==> flow/design.v <==
module PiSo (clk, rst, shift,Data_in, out);
input clk, rst;
input shift;
input [15:0] Data_in;
output out;
reg out;
reg [15:0] shiftreg;
always@(posedge clk or negedge rst)
begin 
	if(rst ==1'b0)
		begin
			shiftreg<=16'd0;
		end
	else
		if (shift==1'b0)
			begin
				shiftreg<=Data_in;
			end
		else 
			begin
			out<=shiftreg[0];
			shiftreg<={1'b0, shiftreg[15:1]};
			end
end
endmodule
module PiSo_8bit(clk, rst, shift,
in0,
in1,
in2,
in3,
in4,
in5,
in6,
in7,
in8,
in9,
in10,
in11,
in12,
in13,
in14,
in15,
 out);
input clk, rst;
input shift;
input [7:0] in0,
in1,
in2,
in3,
in4,
in5,
in6,
in7,
in8,
in9,
in10,
in11,
in12,
in13,
in14,
in15;
output [7:0] out;
wire out0,
	  out1,
	  out2,
	  out3,
	  out4,
	  out5,
	  out6,
	  out7;
assign out = {out7,out6,out5,out4,out3,out2,out1,out0};
PiSo bit0 (clk, rst, shift,{
in15[0],
in14[0],
in13[0],
in12[0],
in11[0],
in10[0],
in9[0],
in8[0],
in7[0],
in6[0],
in5[0],
in4[0],
in3[0],
in2[0],
in1[0],
in0[0]}, out0);
PiSo bit1 (clk,rst, shift,
{
in15[1],
in14[1],
in13[1],
in12[1],
in11[1],
in10[1],
in9[1],
in8[1],
in7[1],
in6[1],
in5[1],
in4[1],
in3[1],
in2[1],
in1[1],
in0[1]},out1);
PiSo bit2 (clk,rst, shift,
{
in15[2],
in14[2],
in13[2],
in12[2],
in12[2],
in12[2],
in9[2],
in8[2],
in7[2],
in6[2],
in5[2],
in4[2],
in3[2],
in2[2],
in1[2],
in0[2]},out2);
PiSo bit3 (clk,rst, shift,
{
in15[3],
in14[3],
in13[3],
in12[3],
in11[3],
in10[3],
in9[3],
in8[3],
in7[3],
in6[3],
in5[3],
in4[3],
in3[3],
in2[3],
in1[3],
in0[3]},out3);
PiSo bit4 (clk,rst, shift,
{
in15[4],
in14[4],
in13[4],
in12[4],
in11[4],
in10[4],
in9[4],
in8[4],
in7[4],
in6[4],
in5[4],
in4[4],
in3[4],
in2[4],
in1[4],
in0[4]},out4);
PiSo bit5 (clk,rst, shift,
{
in15[5],
in14[5],
in13[5],
in12[5],
in11[5],
in10[5],
in9[5],
in8[5],
in7[5],
in6[5],
in5[5],
in4[5],
in3[5],
in2[5],
in1[5],
in0[5]},out5);
PiSo bit6 (clk,rst, shift,
{
in15[6],
in14[6],
in13[6],
in12[6],
in11[6],
in10[6],
in9[6],
in8[6],
in7[6],
in6[6],
in5[6],
in4[6],
in3[6],
in2[6],
in1[6],
in0[6]},out6);
PiSo bit7 (clk,rst, shift,
{
in15[7],
in14[7],
in13[7],
in12[7],
in11[7],
in10[7],
in9[7],
in8[7],
in7[7],
in6[7],
in5[7],
in4[7],
in3[7],
in2[7],
in1[7],
in0[7]},out7);
endmodule
# From RTL to reports: PiSo_8bit
# What the tools print for PiSo_8bit, step after step.
# Line numbers count from 1 in the design file above.
# Operators carry their Yosys type and port widths (W data, S select, Z words).
# Cell names lack the library's common part.
# A cell with - has no value.
# design
design	PiSo_8bit
clk_port	clk
lib	sky130hd
pvt_corner	tt_025C_1v80

# After elaboration
# Counts by Yosys on the flattened word-level netlist (proc, flatten, opt, wreduce; memories kept). Register bits leave out memories and registers merged into their read ports (data or address); mux counts leave out enables and synchronous resets folded into registers. Print and check cells are left out. Cells with the same type and inputs are merged into one.
# bits
reg_bits	136
latchBits	0
ram_bits	0
mem_bits_ro	0
clocked_rd_ports_x_width	0
memories	0
inputBits	131
out_inout_bits	8
elab_cells	25
# classes
n_addsub	0
mul	0
n_div	0
cmp	0
eq_ne	0
n_shift	0
mux	8
bitwise	0
reduce_and_logical	1
# op_table
operator	count
$mux W16	8
$reduce_and A2 Y1	1

# Depth
# Yosys ltp: most cells in a row. Word level: on the elaborated netlist, between registers, memories and ports. Mapped: between sequential cells and ports; inverters and the memories' decode and read muxes count.
# logic_depth
ltp_word	1
ABC_AREA	0
mapped_depth	3
depth_no_buf	1

# Netlist
# The flow's flattened synthesis, as Yosys stat reports it; memories are mapped. The netlist is that of the ABC_AREA named above (0 if unset); the other value can give another one.
# mapped
mapped_cells	287
synth_area_um2	5092.4
seq_area_um2	3443.3
ffs	136
n_buf	22
# by_type
type	count	type_area_um2
dfrtp_1	128	3.2E+03
mux2_2	120	1.35E+03
edfxtp_1	8	240.23
clkbuf_8	11	151.395
buf_4	8	60.058
nor2b_1	5	31.28
and2b_1	3	22.522
buf_6	2	22.522
and2_1	1	6.256
clkbuf_1	1	3.754
# The figures by module come from a second, unflattened synthesis with its own total; it is not the netlist above.
# hier_totals
hier_cells	296
hier_area_um2	5475.3
# Each row is one instance without its submodules.
# by_module
mod	n_inst	cells	mod_area_um2	seq_area_um2
PiSo	8	36	676.9	430.4
PiSo_8bit	1	8	60.1	0.0

# Path before layout
# Source: OpenSTA report_checks on the synthesized netlist (no wires, ideal clock, input and output delay 20% of the period each), path of least setup slack; recovery checks are left aside. Register names are those of the netlist, which keeps one name where synthesis merged equal registers.
# synth_timing
path_type	in2reg
startpoint	in shift
endpoint	reg bit0.out
period_ns	1.13
input_delay_ns	0.226
setup_time_ns	0.332
launch_ns	0.226
t_arrival_ns	0.777
required_time_ns	0.798
setup_slack_ns	0.021
path_delay_ns	0.883
stages	2
path_buffers	1
period_less_setup_slack_ns	1.109
# "path_delay_ns" = arrival - input delay + setup time.
# "stages": output pins that drive a net of the path, with the launching flip-flop's if there is one; two outputs of one cell count as two.
# "period_less_setup_slack_ns" is the clock period less the worst setup slack; recovery checks do not enter. This is arithmetic on one report: input and output delays are still those of the set period (20% each).
# Between the ends stands the longest chain of elaborated cells between them, by number of cells; it is not shown to be the way that was timed. Of several equally long chains one is given.
# Each line given opens the expression or statement behind the cell; cells for indexed reads and writes are added by Yosys, which also makes memories of some case tables.
# synth_between
path_cell_list	clkbuf_1 > and2_1
elab_chain_len	1
cells_between	1
lines_between	0
cone_classes	1 x reduce/logical
# synth_lines
element	line_no	text
start: declaration	45	input shift;
$reduce_and A2 Y1	-
end: assignment	21	out<=shiftreg[0];
end: declaration	5	output out;

# Worst path after layout
# Path of least setup slack in the final report of record 1 (OpenROAD, finished layout, wires in). Where an end is a register, its clock arrival counts in the times.
# layout_timing
path_type	reg2out
startpoint	reg bit4.out
endpoint	out out[4]
period_ns	1.43
out_delay_ns	0.29
launch_ns	0.40
t_arrival_ns	1.09
required_time_ns	1.14
setup_slack_ns	0.05
stages	2
path_buffers	1
# layout_between
path_cell_list	edfxtp_1 > dlygate4sd2_1
elab_chain_len	0
cells_between	0
lines_between	0
# layout_lines
element	line_no	text
start: declaration	5	output out;
start: assignment	21	out<=shiftreg[0];
end: declaration	62	output [7:0] out;

# Stored flow runs of PiSo_8bit (2 of them; Yosys, OpenROAD, sky130hd). They differ in their settings and are not a sequence. Constraints: input delay and output delay 20% of the set period each, output load 0.01 pF.
# "period_reached_ns" means the clock period less the worst setup slack. The figure is calculated, with input and output delays left at 20% of the set period.
# "timing.worst_path_ns" means the part of the period allowed to the worst setup path (the constraints hold back 20% at inputs and 20% at outputs) less its slack; where the path has registers, the arrival times of their clocks count too.
# "fin_power_mw" rests on the timing tool's default activity at the inputs, not on a simulated workload.
# A setting shown as - is not set for that run.
name,record 1,record 2
period_ns,1.43,1.2
CORE_UTILIZATION,38,58
SETUP_SLACK_MARGIN,-0.04,-
PLACE_DENSITY,0.61,-
CORE_ASPECT_RATIO,1.42,-
CORE_MARGIN,7,2
CELL_PAD_IN_SITES_DETAIL_PLACEMENT,2,-
TNS_END_PERCENT,85,-
ABC_AREA,0,-
GPL_TIMING_DRIVEN,1,-
GPL_ROUTABILITY_DRIVEN,1,-
CAP_MARGIN,20,20
SLEW_MARGIN,0,20
MAX_ROUTING_LAYER,met5,-
finish.utilization_frac,0.545,0.814
die_um2,16887.9,9545.3
synth_area_um2,5092.4,5092.4
timing.worst_path_ns,1.09,1.02
path_kind,reg2out,reg2out
period_reached_ns,1.375,1.258
final_cell_area_um2,7165.6,7029.2
fin_power_mw,9.987,11.196
fin_ws_ns,0.055,-0.058
fin_tns_ns,0.000,-0.353
